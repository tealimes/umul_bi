==> flow/design.v <==
module sobolrng_core #(
    parameter BITWIDTH = 8
) (
    input wire iClk,  
    input wire iRstN,  
    input wire iEn,
    input wire iClr,
    input wire [BITWIDTH - 1: 0] iOneHot,  
    input wire [BITWIDTH*BITWIDTH - 1: 0] dirVec,
    output reg [BITWIDTH - 1: 0] oRand  
);
    wire [BITWIDTH * BITWIDTH - 1: 0] orVec;
    wire [BITWIDTH - 1: 0] vec;
    assign orVec[BITWIDTH - 1: 0] = iOneHot[0] ? dirVec[BITWIDTH - 1: 0] : 0;
    genvar i;
    generate 
        for(i = 1; i < BITWIDTH; i = i + 1) begin
            assign orVec[(i+1)*BITWIDTH-1:i*BITWIDTH] = orVec[i*BITWIDTH-1:(i-1)*BITWIDTH] | (iOneHot[i] ? dirVec[(i+1)*BITWIDTH-1 : i*BITWIDTH] : 0);
        end
    endgenerate
    assign vec = orVec[BITWIDTH*BITWIDTH - 1: (BITWIDTH-1)*BITWIDTH];
    always@(posedge iClk or negedge iRstN) begin
        if(~iRstN) begin
            oRand <= 0;
        end else begin
            if(iClr) begin
                oRand <= 0;
            end else begin
                if(iEn) begin
                    oRand <= oRand ^ vec;
                end else begin 
                    oRand <= oRand;
                end 
            end 
        end
    end
endmodule
module lsz # (
    parameter BITWIDTH = 4,
    parameter LOGBITWIDTH = $clog2(BITWIDTH)  
) (
    input wire [BITWIDTH - 1: 0] iGrey,  
    output wire [BITWIDTH - 1: 0] oOneHot,  
    output reg [LOGBITWIDTH - 1: 0] lszIdx  
);
    wire [BITWIDTH - 1: 0] tc;  
    genvar i;
    assign tc[0] = ~iGrey[0]; 
    generate 
        for (i = 1; i < BITWIDTH; i = i + 1) begin
            assign tc[i] = tc[i - 1] | ~iGrey[i];
        end
    endgenerate
    genvar j;
    assign oOneHot[0] = tc[0];
    generate 
        for(j = 1; j < BITWIDTH; j = j + 1) begin
            assign oOneHot[j] = tc[j - 1] ^ tc[j];
        end
    endgenerate
    always@(*) begin
        case(oOneHot)
            'd1 : lszIdx = 'd0;
            'd2 : lszIdx = 'd1;
            'd4 : lszIdx = 'd2;
            'd8 : lszIdx = 'd3;
            'd16 : lszIdx = 'd4;
            'd32 : lszIdx = 'd5;
            'd64 : lszIdx = 'd6;
            'd128 : lszIdx = 'd7;
            'd256 : lszIdx = 'd8;
            'd512 : lszIdx = 'd9;
            default : lszIdx = 'd0;
        endcase
    end
endmodule
module cntwithen #(
    parameter BITWIDTH = 4  
) (
    input wire iClk,  
    input wire iRstN,  
    input wire iEn, 
    input wire iClr, 
    output reg [BITWIDTH - 1:0] oCnt
);
    always@(posedge iClk or negedge iRstN) begin
        if(~iRstN) begin
            oCnt <= 0;
        end else begin
            if(iClr) begin
                oCnt <= 0;
            end else begin
                oCnt <= oCnt + iEn;
            end
        end
    end
endmodule
module sobolrng #(
    parameter BITWIDTH = 8
) (
    input wire iClk,  
    input wire iRstN,  
    input wire iEn, 
    input wire iClr, 
    output reg [BITWIDTH - 1: 0] sobolseq
);
    wire [BITWIDTH - 1: 0] cntNum;
    wire [BITWIDTH - 1: 0] oneHot;
    wire [BITWIDTH*BITWIDTH - 1: 0] dirVec;
    cntwithen #(
        .BITWIDTH(BITWIDTH)
    ) u_cntwithen (
        .iClk(iClk),
        .iRstN(iRstN),
        .iEn(iEn),
        .iClr(iClr),
        .oCnt(cntNum)
    );
    lsz #(
        .BITWIDTH(BITWIDTH)
    ) u_lsz (
        .iGrey(cntNum),
        .oOneHot(oneHot),
        .lszIdx()
    );
        assign dirVec[1*BITWIDTH-1 : 0*BITWIDTH] = 'd128;
        assign dirVec[2*BITWIDTH-1 : 1*BITWIDTH] = 'd64;
        assign dirVec[3*BITWIDTH-1 : 2*BITWIDTH] = 'd32;
        assign dirVec[4*BITWIDTH-1 : 3*BITWIDTH] = 'd16;
        assign dirVec[5*BITWIDTH-1 : 4*BITWIDTH] = 'd8;
        assign dirVec[6*BITWIDTH-1 : 5*BITWIDTH] = 'd4;
        assign dirVec[7*BITWIDTH-1 : 6*BITWIDTH] = 'd2;
        assign dirVec[8*BITWIDTH-1 : 7*BITWIDTH] = 'd1;
    sobolrng_core #(
        .BITWIDTH(BITWIDTH)
    ) u_sobolrng_core (
        .iClk(iClk),
        .iRstN(iRstN),
        .iEn(iEn),
        .iClr(iClr),
        .iOneHot(oneHot),
        .dirVec(dirVec),
        .oRand(sobolseq)
    );
endmodule
module uMUL_bi #(
    parameter BITWIDTH = 8
) (
    input wire iClk,
    input wire iRstN,
    input wire iA,
    input wire [BITWIDTH - 1: 0] iB,
    input wire loadB,
    input wire iClr,
    output reg oB, 
    output reg oMult
);
    reg [BITWIDTH-1:0] iB_buff;  
    wire [BITWIDTH-1:0] sobolseqIn;
    wire [BITWIDTH-1:0] sobolseq;
    wire andTop;
    wire andBot;
    wire iA_inv = ~iA;
    always@(posedge iClk or negedge iRstN) begin
        if(~iRstN) begin
            iB_buff <= 0;
        end else begin
            if(loadB) begin
                iB_buff <= iB;
            end else begin
                iB_buff <= iB_buff;
            end
        end
    end
    sobolrng #(
        .BITWIDTH(BITWIDTH)
    ) u_sobolrngTop (
        .iClk(iClk),
        .iRstN(iRstN),
        .iEn(iA_inv), 
        .iClr(iClr),
        .sobolseq(sobolseqIn)
    );
    sobolrng #(
        .BITWIDTH(BITWIDTH)
    ) u_sobolrngBot (
        .iClk(iClk),
        .iRstN(iRstN),
        .iEn(iA), 
        .iClr(iClr),
        .sobolseq(sobolseq)
    );
    assign andTop = iA_inv & ~(iB_buff > sobolseqIn);
    assign andBot = iA & (iB_buff > sobolseq);
    always@(*) begin
        oB <= (iB_buff > sobolseq);  
        oMult <= andTop | andBot;
    end
endmodule
* Reports on uMUL_bi
Tool output for the design above, in the order of the flow. Lines are those of the file above, counted from 1. Library cell names are shortened. The mark -- stands for no value.
Set-up: top uMUL_bi, clock iClk, library sky130hd, corner tt_025C_1v80

* Word level
Source: Yosys, flattened and elaborated, memories not mapped. Widths are those after wreduce. Registers that Yosys merges into a memory's read port (data or address) are not register bits. Print and check cells do not count. Equal cells are merged and count once.
Word-level totals: cells after elaboration 98, register bits after elaboration 40
Cells by class: mux-type cells 22, $add $sub $neg 2, reductions and logical operators 1, bitwise logic cells 65, $lt $le $gt $ge 2, eq/ne operators 1
Operators by type and width (number):
- 8-bit two-way mux | 8
- 1-bit NOT | 18
- 8-bit by 1-bit adder with 8-bit output | 2
- 8-bit by 1-bit OR with 8-bit output | 2
- 8-bit by 2-bit OR with 8-bit output | 2
- 8-bit by 3-bit OR with 8-bit output | 2
- 8-bit by 4-bit OR with 8-bit output | 2
- 8-bit by 5-bit OR with 8-bit output | 2
- 8-bit by 6-bit OR with 8-bit output | 2
- 8-bit by 7-bit OR with 8-bit output | 2
- 8-bit > comparator | 2
- 8-bit bitwise XOR | 2
- 1-bit OR | 15
- 1-bit bitwise XOR | 14
- 7-bit two-way mux | 2
- 6-bit two-way mux | 2
- 5-bit two-way mux | 2
- 4-bit two-way mux | 2
- 3-bit two-way mux | 2
- 2-bit two-way mux | 2
- 1-bit AND | 2
- 2-bit by 1-bit != test with 1-bit output with constant B | 1
- 2-bit nonzero test | 1
- 1-bit two-way mux | 2

* Longest topological paths
Yosys ltp: most cells in a row. Word level: on the elaborated netlist, between registers, memories and ports. Mapped: between sequential cells and ports; inverters and the memories' decode and read muxes count.
Depth: depth in word-level cells 14, ABC_AREA 0, mapped depth 7

* Mapped cells and area
Yosys stat after the flow's synthesis: flattened, memories mapped to cells. It holds for the ABC_AREA given above (unset counts as 0); a run with the other value may have another netlist.
Mapped netlist: cell count 216, area of sequential cells 1001.0 µm², chip area (Yosys) 2212.1 µm², flip-flop cells 40
Cells by type (number):
- dfrtp_1 | 40
- ha_1 | 20
- xnor2_1 | 14
- nor2_1 | 24
- mux2_2 | 7
- a21oi_1 | 13
- xor2_1 | 7
- inv_1 | 16
- o21ai_0 | 10
- or3_1 | 7
- nand3_1 | 8
- nand2_1 | 9
- nand4_1 | 5
- nor2b_1 | 5
- nor3_1 | 5
- nor3b_2 | 2
- nand4b_4 | 1
- nand3_2 | 2
Other cell types: 14; their cells: 21. By module: a second synthesis without flattening, with its own total; a netlist apart from the flattened one above.
Second synthesis, totals: cells (unflattened synthesis) 350, area total of the unflattened synthesis 3200.6 µm²
Rows give one instance, submodules left out.
Modules:
- sobolrng_core (BITWIDTH=8) | times used 2, area 759.5 µm², sequential area 200.2 µm², cells 82
- cntwithen (BITWIDTH=8) | times used 2, area 364.1 µm², sequential area 200.2 µm², cells 34
- uMUL_bi | times used 1, area 700.7 µm², sequential area 200.2 µm², cells 76
- lsz (BITWIDTH=8) | times used 2, area 118.9 µm², sequential area 0.0 µm², cells 19
- sobolrng (BITWIDTH=8) | times used 2, area 7.5 µm², sequential area 0.0 µm², cells 2

* Path before layout
OpenSTA on the mapped netlist: ideal clock, no wires. The path of least setup slack (recovery checks aside). Input and output delay are each 20% of the period. Register names are those of the netlist, which keeps one name where synthesis merged equal registers.
Timing path post-synthesis: kind register to output, start point register iB_buff[3], end point output oMult, data required time 1536 ps, path slack 107 ps, stages on the path 6, period 1920 ps, time at the first pin 0 ps, arrival time 1429 ps, path delay 1429 ps, synthesis period reached 1813 ps
"path delay" = arrival - input delay + setup time. A path that ends at an output port has no setup time. "stages on the path" counts driving pins, that of a launching flip-flop among them; a cell with two outputs on the path counts twice. "synthesis period reached" = period - worst setup slack (recovery checks aside). The figure is calculated, with input and output delays left at 20% of the set period. Between the ends stands the longest chain of elaborated cells between them, by number of cells; it is not shown to be the way that was timed. Of several equally long chains one is given. Each line given opens the expression or statement behind the cell; cells for indexed reads and writes are added by Yosys, which also makes memories of some case tables. At most two assigning lines are given for a register; there are more.
On the way, post-synthesis: cells stage by stage dfrtp_1 ha_1 a21oi_1 a31oi_1 a211o_1 a32oi_1, length of the longest elaborated chain 4, elaborated cells between the ends (all ways) 6, those cells by class compare: 2; logic: 4
Ends and longest elaborated chain, post-synthesis:
- from (decl) | RTL line 158 | reg [BITWIDTH-1:0] iB_buff;
- from (assign) | RTL line 169 | iB_buff <= iB;
- from (assign) | RTL line 171 | iB_buff <= iB_buff;
- 8-bit > comparator | RTL line 193 | assign andTop = iA_inv & ~(iB_buff > sobolseqIn);
- 1-bit NOT | RTL line 193
- 1-bit AND | RTL line 193
- 1-bit OR | RTL line 197 | oMult <= andTop | andBot;
- to (decl) | RTL line 156 | output reg oMult

* Timing after layout
From the final timing report of flow run A: the path of least setup slack in the routed layout; clock arrival at registers is part of the times. The path's times are printed in steps of 10 ps; the period is the one set.
Timing path post-layout: kind register to output, start point register iB_buff[3], end point output oMult, period 1460 ps, time at the first pin 300 ps, arrival time 1870 ps, stages on the path 7, path slack -700 ps, data required time 1170 ps
Between the ends stands the longest chain of elaborated cells between them, by number of cells; it is not shown to be the way that was timed. Of several equally long chains one is given. At most two assigning lines are given for a register; there are more.
On the way, post-layout: cells stage by stage dfrtp_1 ha_1 nand4_1 nor2_1 a211o_1 a32oi_2 buf_2, length of the longest elaborated chain 4, elaborated cells between the ends (all ways) 6, those cells by class compare: 2; logic: 4
Ends and longest elaborated chain, post-layout:
- from (decl) | RTL line 158 | reg [BITWIDTH-1:0] iB_buff;
- from (assign) | RTL line 169 | iB_buff <= iB;
- from (assign) | RTL line 171 | iB_buff <= iB_buff;
- 8-bit > comparator | RTL line 193 | assign andTop = iA_inv & ~(iB_buff > sobolseqIn);
- 1-bit NOT | RTL line 193
- 1-bit AND | RTL line 193
- 1-bit OR | RTL line 197 | oMult <= andTop | andBot;
- to (decl) | RTL line 156 | output reg oMult

Wiki page: uMUL_bi / flow data

Measured results for uMUL_bi: 2 stored runs of the Yosys and OpenROAD flow on sky130hd. The settings differ; the order carries no meaning. The constraints put input and output delay at 20% of the set period each and load the outputs with 0.01 pF.
"achieved clock period" is the run's clock period less its worst setup slack. It is reckoned from that one timing run; input and output delays stay at 20% of the period that was set.
"worst setup path time" is the time allowed to the run's worst setup path (the clock period less input and output delay, where it has them) less its slack. Clock arrival times count: a late capture clock shortens it, a late launch clock lengthens it.
"power": no workload was simulated; the value follows from the tool's default switching activity.
"worst setup path time" is given in steps of 10 ps.
[flow run A] settings: period_ns=1.46, CAP_MARGIN=20, CORE_MARGIN=2, CORE_UTILIZATION=40, SLEW_MARGIN=20
[flow run A] result: chip area after synthesis (Yosys) 2212.1 µm², die area 6141.1 µm², standard-cell area of the final layout 2832.7 µm², utilization 52.1%, worst setup slack after layout -703 ps, total negative slack -1352 ps, power 0.002349 W, achieved clock period 2163 ps, worst setup path time 1870 ps, worst setup path kind register to output
[flow run B] settings: period_ns=1.63, CORE_UTILIZATION=28, SETUP_SLACK_MARGIN=0.38, PLACE_DENSITY_LB_ADDON=0.04, CORE_ASPECT_RATIO=0.83, CORE_MARGIN=2, TNS_END_PERCENT=20, ABC_AREA=0, GPL_TIMING_DRIVEN=0, GPL_ROUTABILITY_DRIVEN=0, CTS_CLUSTER_SIZE=69, MAX_ROUTING_LAYER=met5, CAP_MARGIN=20, SLEW_MARGIN=20
[flow run B] result: chip area after synthesis (Yosys) 2212.1 µm², die area 8630.5 µm², standard-cell area of the final layout 2947.8 µm², utilization 38.5%, worst setup slack after layout -587 ps, total negative slack -1020 ps, power 0.002163 W, achieved clock period 2217 ps, worst setup path time 1890 ps, worst setup path kind register to output
